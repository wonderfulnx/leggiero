==> flow/design.v <==
module modulator(EN, CLK, DEC_IN, rst_n, ASW_OUT);
input EN, CLK, DEC_IN, rst_n;
output reg ASW_OUT;
reg current_status;
reg [31:0] clk_counter;
initial begin
    clk_counter <= 32'd0;
    current_status <= 0;
    ASW_OUT <= 1'b0;
end
always @(posedge CLK)
begin
    if (~rst_n) begin
        clk_counter <= 32'd0;
        current_status <= 0;
        ASW_OUT <= 1'b0;
    end
    else if (~EN) begin
        clk_counter <= 32'd0;
        current_status <= 0;
        ASW_OUT <= 1'b0;
    end
    else if (DEC_IN) begin
        if (current_status == 1'b0)
        begin
            current_status <= 1'b1;
            clk_counter <= clk_counter + 1;
            ASW_OUT <= 1'b0;
        end
        else begin
            clk_counter <= clk_counter + 1;
            if (clk_counter <= 32'd719)
                ASW_OUT <= 1'b0;
            else if (clk_counter <= 32'd799)
                ASW_OUT <= 1'b1;
            else
                ASW_OUT <= 1'b0;
        end
    end
    else
    begin
        clk_counter <= 32'd0;
        current_status <= 0;
        ASW_OUT <= 1'b0;
    end
end
endmodule
# From RTL to reports: modulator
# Tool output for the design above, in the order of the flow.
# Lines are those of the file above, counted from 1.
# Operators: Yosys type, input widths -> output width; for muxes data width and select width s.
# Cell names lack the library's common part.
# Not given: -
# setup
design	modulator
clock	CLK
lib	sky130hd
lib_corner	tt_025C_1v80

# After elaboration
# Counts by Yosys on the flattened word-level netlist (proc, flatten, opt, wreduce; memories kept). Register bits leave out memories and registers merged into their read ports (data or address); mux counts leave out enables and synchronous resets folded into registers. Print and check cells are left out. Cells with the same type and inputs are merged into one.
# op_classes
n_addsub	1
n_cmp	2
muxes	1
n_logic	4
n_reduce_logical	2
# op_table
cell	count
$le 32x10->1 const B	2
$add 32x1->32 const B	1
$reduce_or 5->1	1
$not 1->1	4
$reduce_and 3->1	1
$mux 1	1
# bits
ff_bits	34
input_bits	4
output_inout_bits	1
wordCells	13

# Logic depth
# Yosys ltp: most cells in a row. Word level: on the elaborated netlist, between registers, memories and ports. Mapped: between sequential cells and ports; inverters and the memories' decode and read muxes count.
# depth
ltp_word	2
ABC_AREA	0
depth_mapped	6
mapped_depth_nobuf	5

# Mapped cells and area
# Source: synth_stat.txt of the flow (Yosys; design flattened, memories mapped). It holds for the ABC_AREA given above (unset counts as 0); a run with the other value may have another netlist.
# mapped
stdcells	192
synth_area_um2	1607.8
seqArea_um2	680.7
ffs	34
# types
cell_type	count	type_area_um2
dfxtp_1	34	680.653
a21oi_1	18	90.086
o31ai_1	11	82.579
or4_1	11	82.579
nand4_1	9	56.304
nor2_1	15	56.304
or3_1	9	56.304
nand3_1	11	55.053
xor2_1	6	52.55
nand2_1	12	45.043
nor4_1	7	43.792
xnor2_1	4	35.034
inv_1	8	30.029
o21ai_0	6	30.029
and2_1	4	25.024
and3_1	4	25.024
clkbuf_1	6	22.522
nor3_1	4	20.019
# Not listed: further types 11, cells in them 13.

# Worst setup path after synthesis
# OpenSTA on the mapped netlist: ideal clock, no wires. The path of least setup slack (recovery checks aside). Input and output delay are each 20% of the period. Register names are those of the netlist, which keeps one name where synthesis merged equal registers.
# synth_timing
path_type	reg2reg
startpoint	register clk_counter[12]
endpoint	register clk_counter[21]
period_ns	2.09
setup_time_ns	0.070
t_arrival_ns	1.830
required_ns	2.020
setup_slack_ns	0.190
path_delay_ns	1.900
stages	6
path_buffers	1
period_less_setup_slack_ns	1.9
# "path_delay_ns" = arrival - input delay + setup time.
# "stages" counts driving pins, that of a launching flip-flop among them; a cell with two outputs on the path counts twice.
# "period_less_setup_slack_ns" = period - worst setup slack (recovery checks aside). The figure is calculated, with input and output delays left at 20% of the set period.
# The rows between start and end are the longest chain of elaborated cells between them; the timing report does not say that the signal goes this way. Where chains are equally long, one stands for them.
# A line is the first line of the expression or statement that the cell stems from. Yosys adds cells for indexed reads and writes and turns some case tables into memories.
# A register here has more assigning lines than the two given.
# synth_between
cell_sequence	dfxtp_1 nand4_2 or4_4 buf_6 or4_1 a21oi_1
elab_chain_len	1
cells_between	1
cone_classes	add/sub (1)
# synth_rtl
item	line	text
start: declaration	5	reg [31:0] clk_counter;
start: assignment	27	clk_counter <= clk_counter + 1;
start: assignment	31	clk_counter <= clk_counter + 1;
$add 32x1->32	31
end: assignment	27
end: assignment	31
end: declaration	5

# Path in the finished layout
# Path of least setup slack in the final report of flow run 1 (OpenROAD, finished layout, wires in). Where an end is a register, its clock arrival counts in the times.
# layout_timing
path_type	reg2reg
startpoint	register clk_counter[12]
endpoint	register clk_counter[29]
period_ns	2.66
setup_time_ns	0.14
t_arrival_ns	2.33
required_ns	2.80
setup_slack_ns	0.47
stages	7
path_buffers	2
# The rows between start and end are the longest chain of elaborated cells between them; the timing report does not say that the signal goes this way. Where chains are equally long, one stands for them.
# A register here has more assigning lines than the two given.
# layout_between
cell_sequence	dfxtp_1 nand4_2 or4_4 buf_6 clkbuf_1 o31ai_1 a21oi_1
elab_chain_len	1
cells_between	1
cone_classes	add/sub (1)
# layout_rtl
item	line	text
start: declaration	5	reg [31:0] clk_counter;
start: assignment	27	clk_counter <= clk_counter + 1;
start: assignment	31	clk_counter <= clk_counter + 1;
$add 32x1->32	31
end: assignment	27
end: assignment	31
end: declaration	5

Add stored flow runs of modulator

Stored flow runs of modulator (2 of them; Yosys, OpenROAD, sky130hd). They differ in their settings and are not a sequence. Constraints: input delay and output delay 20% of the set period each, output load 0.01 pF.
By "timing.achieved_period_ns" is meant the clock period of the run minus its worst setup slack. This is arithmetic on one report: input and output delays are still those of the set period (20% each).
By "critical_path_time_ns" is meant the share of the clock period that the worst setup path is allowed (20% is reserved at inputs, 20% at outputs), minus its slack. Clock arrival times at its registers enter into it.

Flow run 1, flow files:
==> flow/run.sh <==
#!/bin/bash
# the make line also repeats the synthesis and layout settings of config.mk as NAME=value (left out here)
make -C /OpenROAD-flow-scripts/flow DESIGN_CONFIG=/design/flow/config.mk WORK_HOME=/design/flow/orfs CLKGATE_MAP_FILE= finish
==> flow/config.mk <==
export PLATFORM = sky130hd
export DESIGN_NAME = modulator
export DESIGN_NICKNAME = modulator
export VERILOG_FILES = /design/flow/design.v
export SDC_FILE = /design/flow/constraint.sdc
export NUM_CORES = 4
export LEC_CHECK = 0
export CAP_MARGIN = 20
export CORE_ASPECT_RATIO = 1.51
export CORE_MARGIN = 2
export CORE_UTILIZATION = 21
export GPL_TIMING_DRIVEN = 0
export MAX_ROUTING_LAYER = met5
export PLACE_DENSITY_LB_ADDON = 0.17
export SLEW_MARGIN = 20
export TNS_END_PERCENT = 10
==> flow/constraint.sdc <==
create_clock -name core_clock -period 2.66 [get_ports {CLK}]
set_input_delay 0.5320 -clock core_clock [delete_from_list [all_inputs] [get_ports {CLK}]]
set_output_delay 0.5320 -clock core_clock [all_outputs]
set_load 0.01 [all_outputs]

==> results of flow run 1, as CSV <==
result,value
synth_chip_area_um2,1607.8
design.die.area_um2,8386.9
cell_area_final_um2,1974.4
utilization_pct,26.3
worstSetupSlack_ns,0.469
tns_setup_ns,0.000
timing.achieved_period_ns,2.191
critical_path_time_ns,2.19
worst_setup_path_type,"reg2reg"

Flow run 2, flow files:
==> flow/run.sh <==
#!/bin/bash
# the make line also repeats the synthesis and layout settings of config.mk as NAME=value (left out here)
make -C /OpenROAD-flow-scripts/flow DESIGN_CONFIG=/design/flow/config.mk WORK_HOME=/design/flow/orfs CLKGATE_MAP_FILE= finish
==> flow/config.mk <==
export PLATFORM = sky130hd
export DESIGN_NAME = modulator
export DESIGN_NICKNAME = modulator
export VERILOG_FILES = /design/flow/design.v
export SDC_FILE = /design/flow/constraint.sdc
export NUM_CORES = 4
export LEC_CHECK = 0
export CAP_MARGIN = 0
export CELL_PAD_IN_SITES_DETAIL_PLACEMENT = 2
export CORE_MARGIN = 2
export CORE_UTILIZATION = 62
export CTS_CLUSTER_SIZE = 58
export HOLD_SLACK_MARGIN = 0.29
export PLACE_DENSITY_LB_ADDON = 0.18
export SETUP_SLACK_MARGIN = 0.2
export SLEW_MARGIN = 20
==> flow/constraint.sdc <==
create_clock -name core_clock -period 1.17 [get_ports {CLK}]
set_input_delay 0.2340 -clock core_clock [delete_from_list [all_inputs] [get_ports {CLK}]]
set_output_delay 0.2340 -clock core_clock [all_outputs]
set_load 0.01 [all_outputs]

Flow run 2: not finished: placement ended with error DPL-0033

==> flow/design.v <==
module PKT_DECT(
    input wire clk,
    input wire rst_n,
    input wire dect_in,
    output reg dect_out
);
localparam NO_PACKET = 2'b00;
localparam IN_PACKET = 2'b11;
localparam IN_TO_NO_PACKET = 2'b10;
localparam CNT_PER_US = 20;
localparam CNT_NO_PACKET = CNT_PER_US * 20;
reg [15:0] g_counter_r;
reg [15:0] next_g_counter_r;
reg [1:0] status;
reg [1:0] next_status;
initial begin
    g_counter_r <= 16'b0;
    next_g_counter_r <= 16'b0;
    status <= NO_PACKET;
    next_status <= NO_PACKET;
end
always @(posedge clk) begin
    if (~rst_n) begin
        status <= NO_PACKET;
        g_counter_r <= 16'b0;
    end else begin
        status <= next_status;
        g_counter_r <= next_g_counter_r;
    end
end
always @(*) begin
    case (status)
        NO_PACKET: begin
            if (dect_in == 1'b1) begin
                next_status = IN_PACKET;
                next_g_counter_r = 16'b0;
            end else begin
                next_status = NO_PACKET;
                next_g_counter_r = 16'b0;
            end
        end
        IN_PACKET: begin
            if (dect_in == 1'b0) begin
                next_status = IN_TO_NO_PACKET;
                next_g_counter_r = 16'b0;
            end else begin
                next_status = IN_PACKET;
                next_g_counter_r = 16'b0;
            end
        end
        IN_TO_NO_PACKET: begin
            if (dect_in == 1'b0) begin
                if (g_counter_r < CNT_NO_PACKET - 1) begin
                    next_status = IN_TO_NO_PACKET;
                    next_g_counter_r = g_counter_r + 16'b1;
                end else begin
                    next_status = NO_PACKET;
                    next_g_counter_r = 16'b0;
                end
            end else begin
                next_status = IN_PACKET;
                next_g_counter_r = 16'b0;
            end
        end
        default: begin
            next_status = NO_PACKET;
            next_g_counter_r = 16'b0;
        end
    endcase
end
always @(*) begin
    if (status == NO_PACKET) begin
        dect_out = 1'b0;
    end else begin
        dect_out = 1'b1;
    end
end
endmodule
Step by step through the tools: PKT_DECT --
What the tools print for PKT_DECT, step after step. Lines are those of the file above, counted from 1. Operators carry their Yosys type and port widths (W data, S select, Z words). Not given: -
Inputs: design top PKT_DECT, clock clk, library sky130hd, timing corner tt_025C_1v80

Word-level counts --
Counts by Yosys on the flattened word-level netlist (proc, flatten, opt, wreduce; memories kept). Register bits leave out memories and registers merged into their read ports (data or address); mux counts leave out enables and synchronous resets folded into registers. Print and check cells are left out. Cells with the same type and inputs are merged into one.
Bit counts: register bits 18, output and inout port bits 1, cells after elaboration 17
Operators by class: muxes and demuxes 6, bitwise operators 3, add/sub/neg operators 1, magnitude comparators 1, equality and inequality tests 2, reduce/logical cells 2
Operators by type and width (count):
- $add A16 B1 Y16 const B | 1
- $lt A16 B9 Y1 const B | 1
- $pmux W2 S3 | 1
- $mux W2 | 3
- $eq A2 B2 Y1 const B | 2
- $reduce_or A4 Y1 | 1
- $not A1 Y1 | 3
- $logic_not A2 Y1 | 1
- $mux W1 | 2

Logic depth --
Yosys ltp: most cells in a row. Word level: on the elaborated netlist, between registers, memories and ports. Mapped: between sequential cells and ports; inverters and the memories' decode and read muxes count.
Logic depth: depth in word-level cells 4, ABC_AREA 0, depth in mapped cells 4, depth with buffers taken out 4

Netlist --
Yosys stat after the flow's synthesis: flattened, memories mapped to cells. It holds for the ABC_AREA given above (unset counts as 0); a run with the other value may have another netlist. The area totals of this step are shown rounded.
Cell types:
- sky130_fd_sc_hd__dfxtp_1 | count 18, area in all 360.346 um^2
- sky130_fd_sc_hd__a2111oi_2 | count 4, area in all 60.058 um^2
- sky130_fd_sc_hd__nor4_1 | count 5, area in all 31.28 um^2
- sky130_fd_sc_hd__nand3_1 | count 5, area in all 25.024 um^2
- sky130_fd_sc_hd__or3_1 | count 4, area in all 25.024 um^2
- sky130_fd_sc_hd__o21ai_0 | count 4, area in all 20.019 um^2
- sky130_fd_sc_hd__nand2_1 | count 5, area in all 18.768 um^2
- sky130_fd_sc_hd__nor4b_1 | count 2, area in all 17.517 um^2
- sky130_fd_sc_hd__xor2_1 | count 2, area in all 17.517 um^2
- sky130_fd_sc_hd__ha_1 | count 1, area in all 12.512 um^2
- sky130_fd_sc_hd__nand4_2 | count 1, area in all 12.512 um^2
- sky130_fd_sc_hd__a21oi_2 | count 1, area in all 8.758 um^2
- sky130_fd_sc_hd__xnor2_1 | count 1, area in all 8.758 um^2
- sky130_fd_sc_hd__and3_1 | count 1, area in all 6.256 um^2
- sky130_fd_sc_hd__nand2b_1 | count 1, area in all 6.256 um^2
- sky130_fd_sc_hd__nand4_1 | count 1, area in all 6.256 um^2
- sky130_fd_sc_hd__o22ai_1 | count 1, area in all 6.256 um^2
- sky130_fd_sc_hd__or2_2 | count 1, area in all 6.256 um^2
Other cell types: 4; their cells: 4.
Synthesis totals: cells in the netlist 62, flip-flop cells 18, buffer cells 0, mapped area 665.6 um^2

Worst setup path after synthesis --
Source: OpenSTA report_checks on the synthesized netlist (no wires, ideal clock, input and output delay 20% of the period each), path of least setup slack; recovery checks are left aside. Register names are those of the netlist, which keeps one name where synthesis merged equal registers.
Path post-synthesis: path kind register -> register, start register g_counter_r[0], end register g_counter_r[8], path buffers 0, period 2.29 ns, data required time 2.186 ns, time at the first pin 0.000 ns, path slack 0.873 ns, library setup time 0.104 ns, data arrival time 1.313 ns, path delay 1.417 ns, stages on the path 5, period reached after synthesis 1.417 ns
"path delay" is the arrival time less input delay plus setup time. "stages on the path" counts driving pins, that of a launching flip-flop among them; a cell with two outputs on the path counts twice. "period reached after synthesis" = period - worst setup slack (recovery checks aside). The figure is calculated, with input and output delays left at 20% of the set period. The rows between start and end are the longest chain of elaborated cells between them; the timing report does not say that the signal goes this way. Where chains are equally long, one stands for them. Each line given opens the expression or statement behind the cell; cells for indexed reads and writes are added by Yosys, which also makes memories of some case tables.
On the way, post-synthesis: cells stage by stage sky130_fd_sc_hd__dfxtp_1 sky130_fd_sc_hd__ha_1 sky130_fd_sc_hd__nand3_1 sky130_fd_sc_hd__or3_1 sky130_fd_sc_hd__a2111oi_2, length of the longest elaborated chain 3
Ends and longest elaborated chain, post-synthesis:
- from (decl) | line 12 | reg [15:0] g_counter_r;
- from (assign) | line 25 | g_counter_r <= 16'b0;
- from (assign) | line 28 | g_counter_r <= next_g_counter_r;
- $lt A16 B9 Y1 | line 53 | if (g_counter_r < CNT_NO_PACKET - 1) begin
- $not A1 Y1
- $reduce_or A4 Y1
- to (assign) | line 25
- to (assign) | line 28
- to (decl) | line 12

Timing after layout --
From the final timing report of run A: the path of least setup slack in the routed layout; clock arrival at registers is part of the times.
Path post-layout: path kind register -> register, start register g_counter_r[0], end register g_counter_r[5], path slack -0.30 ns, path buffers 1, data arrival time 1.50 ns, library setup time 0.09 ns, data required time 1.20 ns, period 1.01 ns, time at the first pin 0.28 ns, stages on the path 5
The rows between start and end are the longest chain of elaborated cells between them; the timing report does not say that the signal goes this way. Where chains are equally long, one stands for them.
On the way, post-layout: cells stage by stage sky130_fd_sc_hd__dfxtp_4 sky130_fd_sc_hd__buf_4 sky130_fd_sc_hd__nand2_1 sky130_fd_sc_hd__or3_4 sky130_fd_sc_hd__a2111oi_4, length of the longest elaborated chain 3
Ends and longest elaborated chain, post-layout:
- from (decl) | line 12 | reg [15:0] g_counter_r;
- from (assign) | line 25 | g_counter_r <= 16'b0;
- from (assign) | line 28 | g_counter_r <= next_g_counter_r;
- $lt A16 B9 Y1 | line 53 | if (g_counter_r < CNT_NO_PACKET - 1) begin
- $not A1 Y1
- $reduce_or A4 Y1
- to (assign) | line 25
- to (assign) | line 28
- to (decl) | line 12

Memo
Re: implementation data of PKT_DECT

Design PKT_DECT on sky130hd. What follows are 2 stored runs of the flow, each under its own settings; their order means nothing. The constraints put input and output delay at 20% of the set period each and load the outputs with 0.01 pF.
The results are shown rounded.

* Run A | settings: period_ns 1.01; CORE_UTILIZATION 42; SETUP_SLACK_MARGIN 0.14; PLACE_DENSITY_LB_ADDON 0.27; TNS_END_PERCENT 5; ABC_AREA 0; GPL_TIMING_DRIVEN 1; CTS_CLUSTER_SIZE 45; CTS_CLUSTER_DIAMETER 31; CAP_MARGIN 40; MAX_ROUTING_LAYER met4; CORE_MARGIN 2; SLEW_MARGIN 20 | results: chip area after synthesis (Yosys) 665.6 um^2; die outline area 1,919 um^2; std-cell area (final layout) 1,035 um^2; setup slack of the worst path -0.299 ns; post-route setup TNS -2.687 ns; worst hold slack after layout 0.508 ns
* Run B | settings: period_ns 2.08; CORE_UTILIZATION 52; SETUP_SLACK_MARGIN 0.0; PLACE_DENSITY_LB_ADDON 0.24; HOLD_SLACK_MARGIN 0.19; CORE_MARGIN 2; ABC_AREA 0; GPL_ROUTABILITY_DRIVEN 0; CTS_CLUSTER_SIZE 47; CTS_CLUSTER_DIAMETER 206; CAP_MARGIN 35; SLEW_MARGIN 40; MIN_ROUTING_LAYER met2 | results: chip area after synthesis (Yosys) 665.6 um^2; die outline area 1,582 um^2; std-cell area (final layout) 772.0 um^2; setup slack of the worst path 0.301 ns; post-route setup TNS 0.000 ns; worst hold slack after layout 0.534 ns
